==> flow/design.v <==
`timescale 1ns/1ps
module uart_tx#(
    parameter   CLK_FREQ    =   50_000_000,  
                BAUD_RATE   =   9600,        
                PARITY_MODE =   "None",      
                FRAME_WD    =   8            
    )
(
    input                       clk,
    input                       rst,
    input                       bps_clk,  
    input                       send,
    input   [FRAME_WD-1 : 0]    din,
    output  reg                 tx_done,
    output  reg                 busy,
    output  reg                 tx
    );
localparam  IDLE    =   6'b00_0000,
            READY   =   6'b00_0001,
            START   =   6'b00_0010,
            SHIFT   =   6'b00_0100,
            PARITY  =   6'b00_1000,
            STOP    =   6'b01_0000,
            DONE    =   6'b10_0000;
wire    [1:0]   parity_mode;
generate 
    if(PARITY == "None") assign parity_mode = 2'b00;
    else if (PARITY == "Even") assign parity_mode = 2'b01;
    else  assign parity_mode = 2'b10;
endgenerate 
reg     [FRAME_WD-1 : 0]            data_reg;
reg     [clogb2(FRAME_WD-1)-1 : 0]  cnt;
reg                                 parity_even;
reg     [5:0]                       cstate;
reg     [5:0]                       nstate;
always @(posedge clk or posedge rst) begin
    if (rst) begin
        cnt <= 'd0;        
    end
    else if (cstate == SHIFT && bps_clk == 1'b1) begin
        if(cnt == FRAME_WD -1) cnt <= 'd0;
        else cnt <= cnt + 'd1;
    end
    else cnt <= cnt;
end
always @(posedge clk or posedge rst)
    if (rst)
        cstate <= IDLE;
    else 
       cstate <= nstate; 
always @(*) 
    case(cstate)
        IDLE    :       nstate = send           ? READY : IDLE;
        READY   :       nstate = (bps_clk == 1) ? START : READY;
        START   :       nstate = (bps_clk == 1) ? SHIFT : START;
        SHIFT   :       nstate = (bps_clk == 1 && cnt == FRAME_WD -1) ? PARITY : SHIFT;
        PARITY  :       nstate = (bps_clk == 1) ? STOP  : PARITY;
        STOP    :       nstate = (bps_clk == 1) ? DONE  : STOP;
        DONE    :       nstate = IDLE;
        default :       nstate = IDLE;
    endcase
always @(posedge clk or posedge rst)
    if(rst)begin
        data_reg    <= 'd0;
        tx          <=  1'b1;
        tx_done     <=  1'b0;
        busy        <=  1'b0;
        parity_even <=  1'b0;
    end
    else begin
        case(cstate)
            IDLE    :   begin
                            data_reg    <=  'd0;
                            tx_done     <=  1'b0;
                            busy        <=  1'b0;
                            tx          <=  1'b1;
                        end
            READY   :   begin
                            data_reg    <=  'd0;
                            tx_done     <=  1'b0;
                            tx          <=  1'b1;
                            busy        <=  1'b1;
                        end
            START   :   begin
                            data_reg    <=  din;
                            tx_done     <=  1'b0;
                            parity_even <=  ^din;  
                            tx          <=  1'b1;
                            busy        <=  1'b1;
                        end
            SHIFT   :   begin
                            if(bps_clk == 1) begin
                                data_reg    <=  {1'b0, data_reg[FRAME_WD-1:1]};
                                tx          <=  data_reg[0];
                            end
                                data_reg    <=  data_reg;
                                tx          <=  tx;
                                tx_done     <=  1'b0;
                                busy        <=  1'b1;
                        end
            PARITY  :   begin
                            data_reg    <=  data_reg;
                            case(parity_mode)
                                2'b00 : tx <= 1'b1;
                                2'b01 : tx <= parity_even;
                                2'b10 : tx <= !parity_even;
                                default : tx <= 1'b1;
                            endcase
                            tx_done     <=  1'b0;
                            busy        <=  1'b1;
                        end
            STOP    :   begin
                            tx_done     <=  1'b0;
                            tx          <=  1'b1;
                            busy        <=  1'b1;                        
                        end
            DONE    :   begin
                            tx_done     <=  1'b1;
                            tx          <=  1'b1;
                            busy        <=  1'b0;                        
                        end
            default :   begin
                            data_reg    <=  'd0;
                            tx_done     <=  1'b0;
                            tx          <=  1'b1;
                            parity_even <=  1'b0;
                            busy        <=  1'b0; 
                        end
        endcase
    end
function integer clogb2 (input integer bit_depth);
    begin
        for(clogb2=0; bit_depth>0; clogb2=clogb2+1)
            bit_depth = bit_depth>>1;
    end
endfunction
endmodule
Step by step through the tools: uart_tx
The steps from the RTL of uart_tx to its reports follow in flow order. Lines are those of the file above, counted from 1. The mark n/a stands for no value.

Design top: uart_tx. Clock port: clk. Library: sky130hd. Timing corner: tt_025C_1v80.

Elaborated design
Yosys after proc, flatten, opt, wreduce and memory -nomap, before mapping. Memory bits, and registers merged into a memory's read port (data or address), are not among the register bits. Print and check cells are not counted. Equal cells are merged and count once.

Under add/sub/neg operators stands 1. For mux-type cells the number is 12. The entry for reduce/logical cells reads 7. For eq/ne operators the number is 7.

Operators by type and width (number): case mux 6 bit (select 6 bit) (1); XOR reduction 8 bit (1); == test 6 x 1 -> 1 bit (second input constant) (1); == test 6 x 2 -> 1 bit (second input constant) (1); == test 6 x 3 -> 1 bit (second input constant) (1); == test 6 x 4 -> 1 bit (second input constant) (1); == test 6 x 5 -> 1 bit (second input constant) (1); == test 6 bit (second input constant) (1); logical NOT 6 bit (1); OR reduction 6 bit (1); 2-to-1 mux 6 bit (1); 2-to-1 mux 3 bit (2); OR reduction 5 bit (1); 2-to-1 mux 5 bit (1); 2-to-1 mux 4 bit (1); case mux 1 bit (select 2 bit) (2); adder 3 x 1 -> 3 bit (second input constant) (1); == test 3 bit (second input constant) (1); 2-to-1 mux 1 bit (3); logical AND 1 bit (2); 2-to-1 mux 2 bit (1); logical NOT 1 bit (1).

Bits in registers: 13. Output and inout port bits: 3.

Logic depth
Yosys ltp: most cells in a row. Word level: on the elaborated netlist, between registers, memories and ports. Mapped: between sequential cells and ports; inverters and the memories' decode and read muxes count.

For word-level depth the number is 4. For ABC_AREA the number is 0. For gate-level depth with buffers the number is 4. Mapped depth without buffers: 4.

Mapped cells and area
Source: synth_stat.txt of the flow (Yosys; design flattened, memories mapped). It holds for the ABC_AREA given above (unset counts as 0); a run with the other value may have another netlist. The area totals of this step are shown rounded.

For synthesis area the number is 0.000621 mm². Under flip-flops stands 14. Standard cells after synthesis: 52. For buffer cells the number is 1.

Cells by type (number): sky130_fd_sc_hd__dfrtp_1 (12); sky130_fd_sc_hd__xnor2_1 (7); sky130_fd_sc_hd__mux2_2 (5); sky130_fd_sc_hd__dfstp_2 (2); sky130_fd_sc_hd__ha_1 (2); sky130_fd_sc_hd__nand2_1 (6); sky130_fd_sc_hd__a21o_1 (2); sky130_fd_sc_hd__inv_1 (4); sky130_fd_sc_hd__nor4_2 (1); sky130_fd_sc_hd__nand3_1 (2); sky130_fd_sc_hd__o21ai_0 (2); sky130_fd_sc_hd__a22o_1 (1); sky130_fd_sc_hd__and2_1 (1); sky130_fd_sc_hd__nand2b_1 (1); sky130_fd_sc_hd__buf_2 (1); sky130_fd_sc_hd__nor3_1 (1); sky130_fd_sc_hd__o21ai_1 (1); sky130_fd_sc_hd__nor2_1 (1).

Timing after synthesis
Path of least setup slack by OpenSTA after synthesis, without wires, with an ideal clock, recovery checks aside; 20% of the period is set as input and as output delay. Where synthesis merged equal registers, the netlist keeps one of their names.

Path kind: reg2reg. Start: register cnt[0]. End: register cnt[2]. Driving pins on the path: 4. Under data arrival time stands 1.064 ns. Setup slack: 0.751 ns. The entry for delay of the path reads 1.189 ns. Under time at the first pin stands 0.000 ns. Setup time: 0.125 ns. The figure for period is 1.94 ns. Under period reached after synthesis stands 1.189 ns.

"delay of the path" = arrival - input delay + setup time. "driving pins on the path": output pins that drive a net of the path, with the launching flip-flop's if there is one; two outputs of one cell count as two. "period reached after synthesis" is the clock period less the worst setup slack; recovery checks do not enter. This is arithmetic on one report: input and output delays are still those of the set period (20% each). The rows between start and end are the longest chain of elaborated cells between them; the timing report does not say that the signal goes this way. Where chains are equally long, one stands for them. Each line given opens the expression or statement behind the cell; cells for indexed reads and writes are added by Yosys, which also makes memories of some case tables. A register here has more assigning lines than the two given.

Cell sequence: sky130_fd_sc_hd__dfrtp_1 -> sky130_fd_sc_hd__ha_1 -> sky130_fd_sc_hd__ha_1 -> sky130_fd_sc_hd__mux2_2. The entry for cells in the longest elaborated chain reads 2. Under elaborated cells on any way between the ends stands 3. Classes of those cells: 1 x add/sub; 1 x eq/ne; 1 x mux.

RTL lines, path after synthesis: start, declared (line 32) `reg     [clogb2(FRAME_WD-1)-1 : 0]  cnt;`; start, assigned (line 42) `else cnt <= cnt + 'd1;`; start, assigned (line 44) `else cnt <= cnt;`; adder 3 x 1 -> 3 bit (line 42); 2-to-1 mux 3 bit (line 41) `if(cnt == FRAME_WD -1) cnt <= 'd0;`; end, assigned (line 42); end, assigned (line 44); end, declared (line 32).

Path in the finished layout
Path of least setup slack in the final report of run A (OpenROAD, finished layout, wires in). Where an end is a register, its clock arrival counts in the times.

Path kind: reg2out. Start: register busy. End: output busy. Under time at the first pin stands 0.27 ns. Driving pins on the path: 2. The figure for period is 2.23 ns. For output delay the number is 0.45 ns. Under data arrival time stands 1.14 ns. Setup slack: 0.64 ns.

A register here has more assigning lines than the two given.

Cell sequence: sky130_fd_sc_hd__dfrtp_1 -> sky130_fd_sc_hd__clkdlybuf4s50_1. The entry for cells in the longest elaborated chain reads 0. Under elaborated cells on any way between the ends stands 0. For RTL lines with such cells the number is 0.

RTL lines, path post-layout: start, declared (line 15) `output  reg                 busy,`; start, assigned (line 67) `busy        <=  1'b0;`; start, assigned (line 75) `busy        <=  1'b0;`; end, declared (line 15).

Wiki page: uart_tx / flow data

Settings and measured results of 2 stored flow runs for module uart_tx (sky130hd), not sorted in any way. The constraints put input and output delay at 20% of the set period each and load the outputs with 0.01 pF. "achieved clock period" means the clock period less the worst setup slack. The figure is calculated, with input and output delays left at 20% of the set period. "critical path time" = time allowed to the worst setup path (clock period - input delay - output delay, where it has them) - its slack; a late launch clock adds to it, a late capture clock takes from it. "total power after layout" rests on the timing tool's default activity at the inputs, not on a simulated workload. The results are shown rounded.

Files of run A:
==> flow/run.sh <==
#!/bin/bash
# the make line also repeats the synthesis and layout settings of config.mk as NAME=value (left out here)
make -C /OpenROAD-flow-scripts/flow DESIGN_CONFIG=/design/flow/config.mk WORK_HOME=/design/flow/orfs CLKGATE_MAP_FILE= finish
==> flow/config.mk <==
export PLATFORM = sky130hd
export DESIGN_NAME = uart_tx
export DESIGN_NICKNAME = uart_tx
export VERILOG_FILES = /design/flow/design.v
export SDC_FILE = /design/flow/constraint.sdc
export NUM_CORES = 4
export LEC_CHECK = 0
export ABC_AREA = 0
export CAP_MARGIN = 20
export CORE_MARGIN = 2
export CORE_UTILIZATION = 64
export MAX_ROUTING_LAYER = met5
export MIN_ROUTING_LAYER = met2
export PLACE_DENSITY = 0.52
export SETUP_SLACK_MARGIN = 0.48
export SLEW_MARGIN = 25
export TNS_END_PERCENT = 75
==> flow/constraint.sdc <==
create_clock -name core_clock -period 2.23 [get_ports {clk}]
set_input_delay 0.4460 -clock core_clock [delete_from_list [all_inputs] [get_ports {clk}]]
set_output_delay 0.4460 -clock core_clock [all_outputs]
set_load 0.01 [all_outputs]

Results of run A. The total negative slack comes to 0.000 ns. The achieved clock period comes to 1.587 ns. The standard-cell area of the final layout reads 0.000786 mm². The critical path time reads 1.14 ns. Worst path kind: reg2out. The die area reads 0.00123 mm². The cell area after synthesis reads 0.000621 mm². For the worst setup slack after layout the run shows 0.643 ns. The total power after layout stands at 0.709 mW. The measured utilization of the finished layout is 0.852.

Files of run B:
==> flow/run.sh <==
#!/bin/bash
# the make line also repeats the synthesis and layout settings of config.mk as NAME=value (left out here)
make -C /OpenROAD-flow-scripts/flow DESIGN_CONFIG=/design/flow/config.mk WORK_HOME=/design/flow/orfs CLKGATE_MAP_FILE= finish
==> flow/config.mk <==
export PLATFORM = sky130hd
export DESIGN_NAME = uart_tx
export DESIGN_NICKNAME = uart_tx
export VERILOG_FILES = /design/flow/design.v
export SDC_FILE = /design/flow/constraint.sdc
export NUM_CORES = 4
export LEC_CHECK = 0
export ABC_AREA = 1
export CAP_MARGIN = 35
export CORE_MARGIN = 2
export CORE_UTILIZATION = 42
export CTS_CLUSTER_DIAMETER = 113
export CTS_CLUSTER_SIZE = 25
export PLACE_DENSITY_LB_ADDON = 0.22
export SLEW_MARGIN = 20
export TNS_END_PERCENT = 90
==> flow/constraint.sdc <==
create_clock -name core_clock -period 0.797 [get_ports {clk}]
set_input_delay 0.1594 -clock core_clock [delete_from_list [all_inputs] [get_ports {clk}]]
set_output_delay 0.1594 -clock core_clock [all_outputs]
set_load 0.01 [all_outputs]

Results of run B. The total negative slack comes to -2.12 ns. The achieved clock period comes to 1.172 ns. The standard-cell area of the final layout reads 0.0011 mm². The critical path time reads 1.17 ns. Worst path kind: reg2reg. The die area reads 0.00206 mm². The cell area after synthesis reads 0.000718 mm². For the worst setup slack after layout the run shows -0.375 ns. The total power after layout stands at 2.58 mW. The measured utilization of the finished layout is 0.705.
