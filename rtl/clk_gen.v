==> flow/design.v <==
`timescale 1ns/1ps
module clk_gen#(
    parameter   CLK_FREQ=50_000_000,  
                BAUD_RATE=9600        
    )
(
    input   clk,
    input   rst,
    input   uart_en,
    output reg bps_clk
    );
localparam  BPS_CNT =    CLK_FREQ/BAUD_RATE-1;
localparam  BPS_WD  =    clogb2(BPS_CNT);
localparam  START = 1'b1;
localparam  STOP  = 1'b0;
function integer clogb2 (input integer bit_depth);
    begin
        for(clogb2=0; bit_depth>0; clogb2=clogb2+1)
            bit_depth = bit_depth>>1;
    end
endfunction
reg [BPS_WD-1 : 0] cnt;
reg cstate;
reg nstate;
always @(posedge clk or posedge rst)
    if (rst)
        cstate <= 'b0;
    else 
       cstate <= nstate; 
always @(*) 
    case(cstate)
        START: nstate =  uart_en ?  START: STOP;
        STOP : nstate = (!uart_en)? STOP : START;
        default:  nstate = STOP;
    endcase
always @(posedge clk or posedge rst)
    if (rst)
        cnt <= {BPS_WD{1'b0}};
    else if (STOP) 
        cnt <= {BPS_WD{1'b0}};
    else if(cnt == BPS_CNT)
        cnt <= {BPS_WD{1'b0}};
    else
        cnt <=  cnt + 'd1;
always @(posedge clk or posedge rst)
    if (rst)
        bps_clk <= 1'b0;
    else if (cnt == 'd1)
        bps_clk <= 1'b1;
    else 
        bps_clk <= 1'b0;
endmodule
* Reports on clk_gen
What the tools print for clk_gen, step after step.
Lines are those of the file above, counted from 1.
Operators carry their Yosys type and port widths (W data, S select, Z words).
Library cell names are shortened.
Not given: -
- Top module :: clk_gen
- Clock :: clk
- Library :: sky130hd
- Timing corner :: tt_025C_1v80

* Word level
Source: Yosys, flattened and elaborated, memories not mapped. Widths are those after wreduce; folded enables and synchronous resets count as part of the registers. Registers that Yosys merges into a memory's read port (data or address) are not register bits. Print and check cells do not count. Equal cells are merged and count once.
- Flip-flop bits (word level) :: 14
- Output and inout bits :: 1
- Input bits :: 3
- Equality and inequality tests :: 2
- Mux-type cells :: 2
- $add $sub $neg :: 1
** Operators by type and width (number)
- $add A13 B1 Y13 const B :: 1
- $eq A13 B1 Y1 const B :: 1
- $eq A13 B13 Y1 const B :: 1
- $mux W13 :: 1
- $mux W1 :: 1

* Logic depth
Longest topological path by Yosys (ltp), each cell counted once; first at word level (registers and memories cut), then after technology mapping (sequential cells cut; the memories' decode and read muxes count).
- Depth after elaboration :: 2
- ABC_AREA :: 0
- Mapped depth :: 4
- Depth with buffers taken out :: 4

* Mapped cells and area
The flow's flattened synthesis, as Yosys stat reports it; memories are mapped. The netlist is that of the ABC_AREA named above (0 if unset); the other value can give another one.
Totals and module areas in this step are rounded.
- Buffer cells :: 1
- Area of sequential cells :: 0.00035 sq mm
- Cell area after synthesis :: 0.000693 sq mm
- Flip-flop cells :: 14
- Mapped cells :: 63
** Cell types (number)
- dfrtp_1 :: 14
- xnor2_1 :: 5
- and4_1 :: 4
- xor2_1 :: 3
- ha_1 :: 2
- nand3_1 :: 5
- nor4_4 :: 1
- nand3b_1 :: 2
- nor2_1 :: 4
- and2_1 :: 2
- nand2b_1 :: 2
- nand4_1 :: 2
- nand2_1 :: 3
- or4_4 :: 1
- nor3_1 :: 2
- a2bb2oi_1 :: 1
- a41oi_1 :: 1
- a211oi_1 :: 1
Other cell types: 7; their cells: 8.

* Path before layout
OpenSTA on the mapped netlist: ideal clock, no wires. The path of least setup slack (recovery checks aside). Input and output delay are each 20% of the period. Register names are those of the netlist, which keeps one name where synthesis merged equal registers.
- Path kind :: register to register
- Start :: reg cnt[9]
- End :: reg cnt[6]
- Path buffers :: 0
- Delay of the path :: 1.567 ns
- Driving pins on the path :: 4
- Arrival :: 1.432 ns
- Library setup time :: 0.135 ns
- Required time :: 1.585 ns
- Clock period :: 1.72 ns
- Slack :: 0.153 ns
- Synthesis period reached :: 1.567 ns
"delay of the path" is the arrival time less input delay plus setup time.
"driving pins on the path" counts driving pins, that of a launching flip-flop among them; a cell with two outputs on the path counts twice.
"synthesis period reached" is the clock period less the worst setup slack; recovery checks do not enter. This is arithmetic on one report: input and output delays are still those of the set period (20% each).
The rows between start and end are the longest chain of elaborated cells between them; the timing report does not say that the signal goes this way. Where chains are equally long, one stands for them.
A line is the first line of the expression or statement that the cell stems from. Yosys adds cells for indexed reads and writes and turns some case tables into memories.
At most two assigning lines are given for a register; there are more.
- Cell sequence :: dfrtp_1 > or4_4 > nor4_4 > o21ai_1
- Length of the longest elaborated chain :: 2
- Elaborated cells on any way between the ends :: 2
- Source lines of those cells :: 1
** Ends and longest elaborated chain, post-synthesis
- start: declaration :: line 22 : reg [BPS_WD-1 : 0] cnt;
- start: assignment :: line 38 : cnt <= {BPS_WD{1'b0}};
- start: assignment :: line 44 : cnt <=  cnt + 'd1;
- $eq A13 B13 Y1 :: line 41 : else if(cnt == BPS_CNT)
- $mux W13 :: line 41
- end: assignment :: line 40 : cnt <= {BPS_WD{1'b0}};
- end: assignment :: line 44
- end: declaration :: line 22

* Worst path after layout
Path of least setup slack in the final report of entry A (OpenROAD, finished layout, wires in). Where an end is a register, its clock arrival counts in the times.
- Path kind :: register to register
- Start :: reg cnt[9]
- End :: reg cnt[12]
- Clock period :: 1.02 ns
- Driving pins on the path :: 5
- Arrival :: 1.63 ns
- Library setup time :: 0.11 ns
- Required time :: 1.18 ns
- Path buffers :: 1
- Slack :: -0.44 ns
The rows between start and end are the longest chain of elaborated cells between them; the timing report does not say that the signal goes this way. Where chains are equally long, one stands for them.
At most two assigning lines are given for a register; there are more.
- Cell sequence :: dfrtp_1 > or4_4 > nor4_4 > buf_4 > a211oi_2
- Length of the longest elaborated chain :: 2
- Elaborated cells on any way between the ends :: 3
- Source lines of those cells :: 2
** Ends and longest elaborated chain, post-layout
- start: declaration :: line 22 : reg [BPS_WD-1 : 0] cnt;
- start: assignment :: line 38 : cnt <= {BPS_WD{1'b0}};
- start: assignment :: line 44 : cnt <=  cnt + 'd1;
- $add A13 B1 Y13 :: line 44
- $mux W13 :: line 41 : else if(cnt == BPS_CNT)
- end: assignment :: line 40 : cnt <= {BPS_WD{1'b0}};
- end: assignment :: line 44
- end: declaration :: line 22

Subject: clk_gen on sky130hd, stored results

Hello all,

Measured data: module clk_gen, platform sky130hd, 2 stored runs of the flow under differing settings, order arbitrary. Input and output delays are each 20% of the period that was set; the output load is 0.01 pF.
"time on the worst setup path" is the time allowed to the run's worst setup path (the clock period less input and output delay, where it has them) less its slack. Clock arrival times count: a late capture clock shortens it, a late launch clock lengthens it.
The measured numbers are rounded.

** Entry A
- Settings :: period_ns=1.02; CORE_UTILIZATION=39; SETUP_SLACK_MARGIN=0.09; PLACE_DENSITY_LB_ADDON=0.25; CORE_MARGIN=6; GPL_ROUTABILITY_DRIVEN=0; SLEW_MARGIN=25; MAX_ROUTING_LAYER=met4; CAP_MARGIN=20
- Overall die area :: 0.00293 sq mm
- Std-cell area (final layout) :: 0.00096 sq mm
- Time on the worst setup path :: 1.46 ns
- Kind of the worst setup path :: register to register
- Worst setup slack after layout :: -0.444 ns
- Chip area after synthesis (Yosys) :: 0.000693 sq mm

** Entry B
- Settings :: period_ns=1.88; CAP_MARGIN=20; CORE_MARGIN=2; CORE_UTILIZATION=40; SLEW_MARGIN=20
- Overall die area :: 0.00208 sq mm
- Std-cell area (final layout) :: 0.000782 sq mm
- Time on the worst setup path :: 1.72 ns
- Kind of the worst setup path :: register to register
- Worst setup slack after layout :: 0.159 ns
- Chip area after synthesis (Yosys) :: 0.000693 sq mm

Thanks
